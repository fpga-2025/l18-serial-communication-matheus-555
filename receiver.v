==> flow/design.v <==
module receiver (
    input clk,
    input rstn,
    output ready,
    output [6:0] data_out,
    output parity_ok_n,
    input serial_in
);
    reg [3:0] contador_bit;
    reg [7:0] buffer_dados;
    reg recebendo_dados;
    reg _ready;
    reg [6:0] _data_out;
    reg _parity_ok_n;
    always @(posedge clk or negedge rstn) begin
        if (!rstn) begin
            recebendo_dados = 0;
            contador_bit = 4'b0000;
            buffer_dados = 8'b00000000;
            _data_out = 7'b0000000;
            _ready = 0;
            _parity_ok_n = 1;
        end else begin
            _ready = 0;
            if(!recebendo_dados) begin
                if (!serial_in) begin
                    contador_bit = 4'b0000;
                    recebendo_dados = 1;
                end
            end else begin
                contador_bit <= contador_bit+1;  
                if (contador_bit < 8) begin
                    buffer_dados = {serial_in, buffer_dados[7:1]};
                end else begin
                    _data_out = buffer_dados[6:0];
                    _parity_ok_n = ^{buffer_dados[7:0]};
                    _ready = 1;
                    recebendo_dados = 0;
                end
            end
        end
    end
    assign ready       = _ready;
    assign data_out    = _data_out;
    assign parity_ok_n = _parity_ok_n;
endmodule
[Reports on receiver]
The steps from the RTL of receiver to its reports follow in flow order.
Line numbers count from 1 in the design file above.
Cell names lack the library's common part.
Not given: --
Design
  top module: receiver
  clock: clk
  library: sky130hd
  corner: tt_025C_1v80

[Word level]
Yosys after proc, flatten, opt, wreduce and memory -nomap, before mapping. Memory bits, and registers merged into a memory's read port (data or address), are not among the register bits. Print and check cells are not counted. Equal cells are merged and count once.
Word-level totals
  elaborated cells: 20
  output and inout port bits: 9
  bits in registers: 22
Operators by class
  bitwise gates (word level): 1
  add/subtract/negate cells: 1
  mux-type cells: 7
  equal/unequal tests: 1
  magnitude comparators: 1
  reductions and logical operators: 3
Operator list (count)
  XOR reduction 8 bit: 1
  2-to-1 mux 4 bit: 2
  2-to-1 mux 1 bit: 5
  AND reduction 2 bit: 2
  adder 4 x 1 -> 4 bit with constant B: 1
  less-than comparator 4 bit with constant B: 1
  != test 2 x 1 -> 1 bit with constant B: 1
  NOT 1 bit: 1

[Depth]
Depth = most cells in a row (Yosys ltp): at word level without a register or memory, in the mapped netlist without a sequential cell, where the memories' decode and read muxes count.
Depth
  word-level depth: 3
  ABC_AREA: 0
  mapped depth: 4
  gate-level depth less buffers: 4

[After synthesis]
The flow's flattened synthesis, as Yosys stat reports it; memories are mapped. The netlist is that of the ABC_AREA named above (0 if unset); the other value can give another one.
The area totals of this step are shown rounded.
Mapped netlist
  cell area after synthesis: 0.00089 mm2
  mapped cells: 60
  buffer cells: 1
  flip-flop cells: 22
Cells by type
  dfrtp_1: count 21, total area 525.504 um2
  mux2_2: count 15, total area 168.912 um2
  xnor2_1: count 8, total area 70.067 um2
  a22o_1: count 3, total area 26.275 um2
  dfstp_2: count 1, total area 26.275 um2
  ha_1: count 1, total area 12.512 um2
  mux2_1: count 1, total area 11.261 um2
  xor2_1: count 1, total area 8.758 um2
  nand2_2: count 1, total area 6.256 um2
  nand2b_1: count 1, total area 6.256 um2
  nor2b_1: count 1, total area 6.256 um2
  buf_2: count 1, total area 5.005 um2
  nand3_1: count 1, total area 5.005 um2
  o21ai_1: count 1, total area 5.005 um2
  inv_1: count 1, total area 3.754 um2
  nand2_1: count 1, total area 3.754 um2
  nor2_1: count 1, total area 3.754 um2

[Timing after synthesis]
Source: OpenSTA report_checks on the synthesized netlist (no wires, ideal clock, input and output delay 20% of the period each), path of least setup slack; recovery checks are left aside. Register names are those of the netlist, which keeps one name where synthesis merged equal registers.
Path post-synthesis
  kind: reg-to-reg
  start: register recebendo_dados
  end: register buffer_dados[0]
  clock period: 1.38 ns
  path slack: 0.252 ns
  driving pins on the path: 4
  library setup time: 0.125 ns
  arrival time: 1.003 ns
  required time: 1.255 ns
  time at the first pin: 0.000 ns
  delay of the path: 1.128 ns
  synthesis period reached: 1.128 ns
"delay of the path" is the arrival time less input delay plus setup time.
"driving pins on the path": output pins that drive a net of the path, with the launching flip-flop's if there is one; two outputs of one cell count as two.
"synthesis period reached" = period - worst setup slack (recovery checks aside). The figure is calculated, with input and output delays left at 20% of the set period.
The rows between start and end are the longest chain of elaborated cells between them; the timing report does not say that the signal goes this way. Where chains are equally long, one stands for them.
Each line given opens the expression or statement behind the cell; cells for indexed reads and writes are added by Yosys, which also makes memories of some case tables.
At most two assigning lines are given for a register; there are more.
Between the ends, post-synthesis
  cell sequence: dfrtp_1 -> nand2b_1 -> buf_2 -> mux2_2
  cells in the longest elaborated chain: 1
  elaborated cells between the ends (all ways): 1
  RTL lines with such cells: 0
RTL lines, path post-synthesis
  from (decl): RTL line 11  | reg recebendo_dados;
  from (assign): RTL line 17  | recebendo_dados = 0;
  from (assign): RTL line 28  | recebendo_dados = 1;
  AND reduction 2 bit
  to (assign): RTL line 19  | buffer_dados = 8'b00000000;
  to (assign): RTL line 33  | buffer_dados = {serial_in, buffer_dados[7:1]};
  to (decl): RTL line 10  | reg [7:0] buffer_dados;

[Timing after layout]
From the final timing report of entry A: the path of least setup slack in the routed layout; clock arrival at registers is part of the times.
Path post-layout
  kind: reg-to-output
  start: register _parity_ok_n
  end: output parity_ok_n
  path slack: 0.13 ns
  arrival time: 1.10 ns
  clock period: 1.54 ns
  driving pins on the path: 2
  required time: 1.23 ns
  time at the first pin: 0.30 ns
Between the ends, post-layout
  cell sequence: dfstp_2 -> dlygate4sd2_1
  cells in the longest elaborated chain: 0
  elaborated cells between the ends (all ways): 0
  RTL lines with such cells: 0
RTL lines, path post-layout
  from (decl): RTL line 14  | reg _parity_ok_n;
  from (assign): RTL line 22  | _parity_ok_n = 1;
  from (assign): RTL line 36  | _parity_ok_n = ^{buffer_dados[7:0]};
  to (decl): RTL line 6  | output parity_ok_n,

Design receiver on sky130hd. What follows are 2 stored runs of the flow, each under its own settings; their order means nothing. The constraints put input and output delay at 20% of the set period each and load the outputs with 0.01 pF.
"reached clock period" means the clock period less the worst setup slack. The figure is calculated, with input and output delays left at 20% of the set period.
By "allowed time less slack (worst setup path)" is meant the share of the clock period that the worst setup path is allowed (20% is reserved at inputs, 20% at outputs), minus its slack. Clock arrival times at its registers enter into it.
"total power after layout": no workload was simulated; the value follows from the tool's default switching activity.
The results are shown rounded.

==> entry A: settings <==
{ "period_ns": 1.54, "CORE_UTILIZATION": 29, "SETUP_SLACK_MARGIN": 0.03, "PLACE_DENSITY_LB_ADDON": 0.19, "CORE_MARGIN": 6, "CELL_PAD_IN_SITES_DETAIL_PLACEMENT": 0, "MAX_ROUTING_LAYER": "met4", "CAP_MARGIN": 20, "SLEW_MARGIN": 20 }
==> entry A: results <==
allowed time less slack (worst setup path): 1.10 ns
critical path kind: reg-to-output
chip area after synthesis (Yosys): 0.00089 mm2
utilization after layout: 39 %
smallest setup slack: 0.13 ns
die outline area: 0.0046 mm2
total negative slack on setup checks: 0.000 ns
reached clock period: 1.412 ns
total power after layout: 0.0027 W
standard-cell area of the final layout: 0.0011 mm2

==> entry B: settings <==
{ "period_ns": 1.74, "CAP_MARGIN": 20, "CORE_MARGIN": 2, "CORE_UTILIZATION": 40, "SLEW_MARGIN": 20 }
==> entry B: results <==
allowed time less slack (worst setup path): 1.19 ns
critical path kind: reg-to-output
chip area after synthesis (Yosys): 0.00089 mm2
utilization after layout: 49 %
smallest setup slack: 0.20 ns
die outline area: 0.0026 mm2
total negative slack on setup checks: 0.000 ns
reached clock period: 1.541 ns
total power after layout: 0.0023 W
standard-cell area of the final layout: 0.0011 mm2
